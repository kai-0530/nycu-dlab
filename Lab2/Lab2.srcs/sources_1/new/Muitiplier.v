==> flow/design.v <==
module mmult(
    input clk,  
    input reset_n,  
    input enable,  
    input [0:9*8-1] A_mat,  
    input [0:9*8-1] B_mat,  
    output valid,  
    output reg [0:9*17-1] C_mat  
);
    reg [0:71] A,B;
    reg [3:0] counter;
    assign valid = ~|(counter^3);
    always @(posedge clk) begin
        if(!enable||!reset_n) begin
            A <= A_mat;
            B <= B_mat;
            C_mat <= 0;
            counter <= 0;
        end 
        else if(!valid) begin
            C_mat <= (C_mat<<51)
            | ((A[0:7]*B[0:7]+A[8:15]*B[24:31]+A[16:23]*B[48:55])<<34)
            |  ((A[0:7]*B[8:15]+A[8:15]*B[32:39]+A[16:23]*B[56:63])<<17)
            |  (A[0:7]*B[16:23]+A[8:15]*B[40:47]+A[16:23]*B[64:71]);
            A <= A<<24;
            counter <= counter + 1;
        end
    end
endmodule
Reports on mmult
Tool output for the design above, in the order of the flow.
Lines are those of the file above, counted from 1.
Library cell names are shortened.
Not given: --

inputs
  top module = mmult
  clock = clk
  cell library = sky130hd
  corner = tt_025C_1v80

Word-level counts
Counts by Yosys on the flattened word-level netlist (proc, flatten, opt, wreduce; memories kept). Register bits leave out memories and registers merged into their read ports (data or address). Print and check cells are left out. Cells with the same type and inputs are merged into one.

storage and ports
  output and inout port bits = 154
  bits of input ports = 147
  register bits = 301

operators by class
  bitwise operators = 4
  add/subtract/negate cells = 7
  multipliers = 9
  mux-type cells = 2
  reductions and logical operators = 6

operators by type and width
  cell                                                            count
  8-bit by 8-bit multiplier with 16-bit output                    9
  153-bit by 18-bit bitwise OR with 153-bit output                1
  153-bit by 35-bit bitwise OR with 153-bit output                1
  153-bit by 52-bit bitwise OR with 153-bit output                1
  72-bit two-way mux                                              2
  17-bit by 16-bit adder with 18-bit output                       3
  16-bit by 16-bit adder with 17-bit output                       3
  4-bit by 1-bit adder with 4-bit output (second input constant)  1
  4-bit OR reduction                                              1
  1-bit zero test                                                 3
  2-bit inverter                                                  1
  2-bit nonzero test                                              1
  1-bit logical OR                                                1

Depth
Depth = most cells in a row (Yosys ltp): at word level without a register or memory, in the mapped netlist without a sequential cell, where the memories' decode and read muxes count.

depth
  word-level depth = 6
  ABC_AREA = 0
  depth in mapped cells = 23
  depth with buffers taken out = 22

After synthesis
Source: synth_stat.txt of the flow (Yosys; design flattened, memories mapped). It holds for the ABC_AREA given above (unset counts as 0); a run with the other value may have another netlist.

synthesis totals
  standard cells after synthesis = 3294
  sequential part of the area = 0.0074672 mm²
  mapped flip-flops = 301
  synthesis area = 0.0311086 mm²

cell types
  type      count
  fa_1      483
  edfxtp_1  144
  ha_1      298
  dfxtp_1   157
  and2_1    417
  inv_1     679
  nand2_1   592
  a21oi_1   156
  clkbuf_1  82
  xnor2_1   23
  o21ai_0   32
  nor2_1    42
  a21o_1    15
  buf_2     21
  nand3_1   21
  o21a_1    12
  a211oi_1  10
  a31oi_1   9

Other cell types: 41; their cells: 101.

Timing after synthesis
Path of least setup slack by OpenSTA after synthesis, without wires, with an ideal clock, recovery checks aside; 20% of the period is set as input and as output delay. Where synthesis merged equal registers, the netlist keeps one of their names.

timing path after synthesis
  path kind = register to register
  from = register A[3]
  to = register C_mat[141]
  buffers on the path = 1
  data required time = 8858 ps
  path slack = 3044 ps
  driving pins on the path = 21
  arrival time = 5814 ps
  clock period = 8980 ps
  delay of the path = 5936 ps
  period reached after synthesis = 5936 ps

"delay of the path" is the arrival time less input delay plus setup time.
"driving pins on the path" counts driving pins, that of a launching flip-flop among them; a cell with two outputs on the path counts twice.
"period reached after synthesis" is the clock period less the worst setup slack; recovery checks do not enter. This is arithmetic on one report: input and output delays are still those of the set period (20% each).
Between the ends stands the longest chain of elaborated cells between them, by number of cells; it is not shown to be the way that was timed. Of several equally long chains one is given.
A line is the first line of the expression or statement that the cell stems from. Yosys adds cells for indexed reads and writes and turns some case tables into memories.

between the ends, after synthesis
  path through = edfxtp_1 -> clkbuf_1 -> and2_1 -> fa_1 -> inv_1 -> fa_1 -> fa_1 -> inv_1 -> fa_1 -> fa_1 -> inv_1 -> fa_1 -> inv_1 -> fa_1 -> ha_1 -> nor2b_2 -> o31a_1 -> o21ai_1 -> a21oi_1 -> nor4b_1 -> a311o_1
  length of the longest elaborated chain = 4
  elaborated cells on any way between the ends = 4
  source lines of those cells = 2
  those cells by class = add/sub (2); mul (1); logic (1)

ends and longest elaborated chain, after synthesis
  element                                           line  RTL
  start: declaration                                10    reg [0:71] A,B;
  start: assignment                                 15    A <= A_mat;
  start: assignment                                 25    A <= A<<24;
  8-bit by 8-bit multiplier with 16-bit output      24    |  (A[0:7]*B[16:23]+A[8:15]*B[40:47]+A[16:23]*B[64:71]);
  16-bit by 16-bit adder with 17-bit output         24
  17-bit by 16-bit adder with 18-bit output         24
  153-bit by 18-bit bitwise OR with 153-bit output  21    C_mat <= (C_mat<<51)
  end: assignment                                   17    C_mat <= 0;
  end: assignment                                   21
  end: declaration                                  8     output reg [0:9*17-1] C_mat

Path in the finished layout
From the final timing report of flow run A: the path of least setup slack in the routed layout; clock arrival at registers is part of the times.
The report prints the path's times to 10 ps; the period is as set.

timing path post-layout
  path kind = register to register
  from = register A[4]
  to = register C_mat[101]
  buffers on the path = 1
  clock period = 6250 ps
  arrival time = 6660 ps
  data required time = 6750 ps
  path slack = 90 ps
  driving pins on the path = 21

Between the ends stands the longest chain of elaborated cells between them, by number of cells; it is not shown to be the way that was timed. Of several equally long chains one is given.

between the ends, post-layout
  path through = edfxtp_1 -> buf_8 -> and2_4 -> fa_1 -> inv_1 -> fa_1 -> fa_1 -> inv_2 -> fa_1 -> fa_1 -> inv_1 -> fa_1 -> inv_1 -> fa_1 -> ha_4 -> and2b_2 -> o2111ai_4 -> a211oi_4 -> o221ai_2 -> a21o_1 -> a31oi_1
  length of the longest elaborated chain = 6
  elaborated cells on any way between the ends = 6
  source lines of those cells = 2
  those cells by class = add/sub (2); mul (1); logic (3)

ends and longest elaborated chain, post-layout
  element                                           line  RTL
  start: declaration                                10    reg [0:71] A,B;
  start: assignment                                 15    A <= A_mat;
  start: assignment                                 25    A <= A<<24;
  8-bit by 8-bit multiplier with 16-bit output      22    | ((A[0:7]*B[0:7]+A[8:15]*B[24:31]+A[16:23]*B[48:55])<<34)
  16-bit by 16-bit adder with 17-bit output         22
  17-bit by 16-bit adder with 18-bit output         22
  153-bit by 52-bit bitwise OR with 153-bit output  21    C_mat <= (C_mat<<51)
  153-bit by 35-bit bitwise OR with 153-bit output  21
  153-bit by 18-bit bitwise OR with 153-bit output  21
  end: assignment                                   17    C_mat <= 0;
  end: assignment                                   21
  end: declaration                                  8     output reg [0:9*17-1] C_mat

Wiki page: mmult / flow data

Flow measurements of mmult on sky130hd: 2 stored runs with different settings, listed in no order. Input and output delays are each 20% of the period that was set; the output load is 0.01 pF.
"achieved period" = clock period - worst setup slack. The figure is calculated, with input and output delays left at 20% of the set period.
Among the settings, . means not set for that run.

name                                          flow run A  flow run B
period_ns                                     6.25        6.12
CORE_UTILIZATION                              36          72
SETUP_SLACK_MARGIN                            -0.06       -0.19
PLACE_DENSITY_LB_ADDON                        0.29        .
CORE_ASPECT_RATIO                             0.79        1.05
CELL_PAD_IN_SITES_DETAIL_PLACEMENT            0           0
GPL_TIMING_DRIVEN                             0           .
CTS_CLUSTER_DIAMETER                          186         .
SLEW_MARGIN                                   30          20
CAP_MARGIN                                    20          20
CORE_MARGIN                                   2           2
PLACE_DENSITY                                 .           0.75
ABC_AREA                                      .           1
CTS_CLUSTER_SIZE                              .           85
MAX_ROUTING_LAYER                             .           met4
summed negative setup slack (ps)              0           0
post-synthesis cell area (mm²)                0.0311086   0.0323573
area of the die (mm²)                         0.0887955   0.046653
smallest setup slack (ps)                     86          169
achieved period (ps)                          6164        5951
worst hold slack in the final report (ps)     448         456
standard-cell area of the final layout (mm²)  0.038009    0.0369579
post-layout utilization (%)                   44.5        83.3
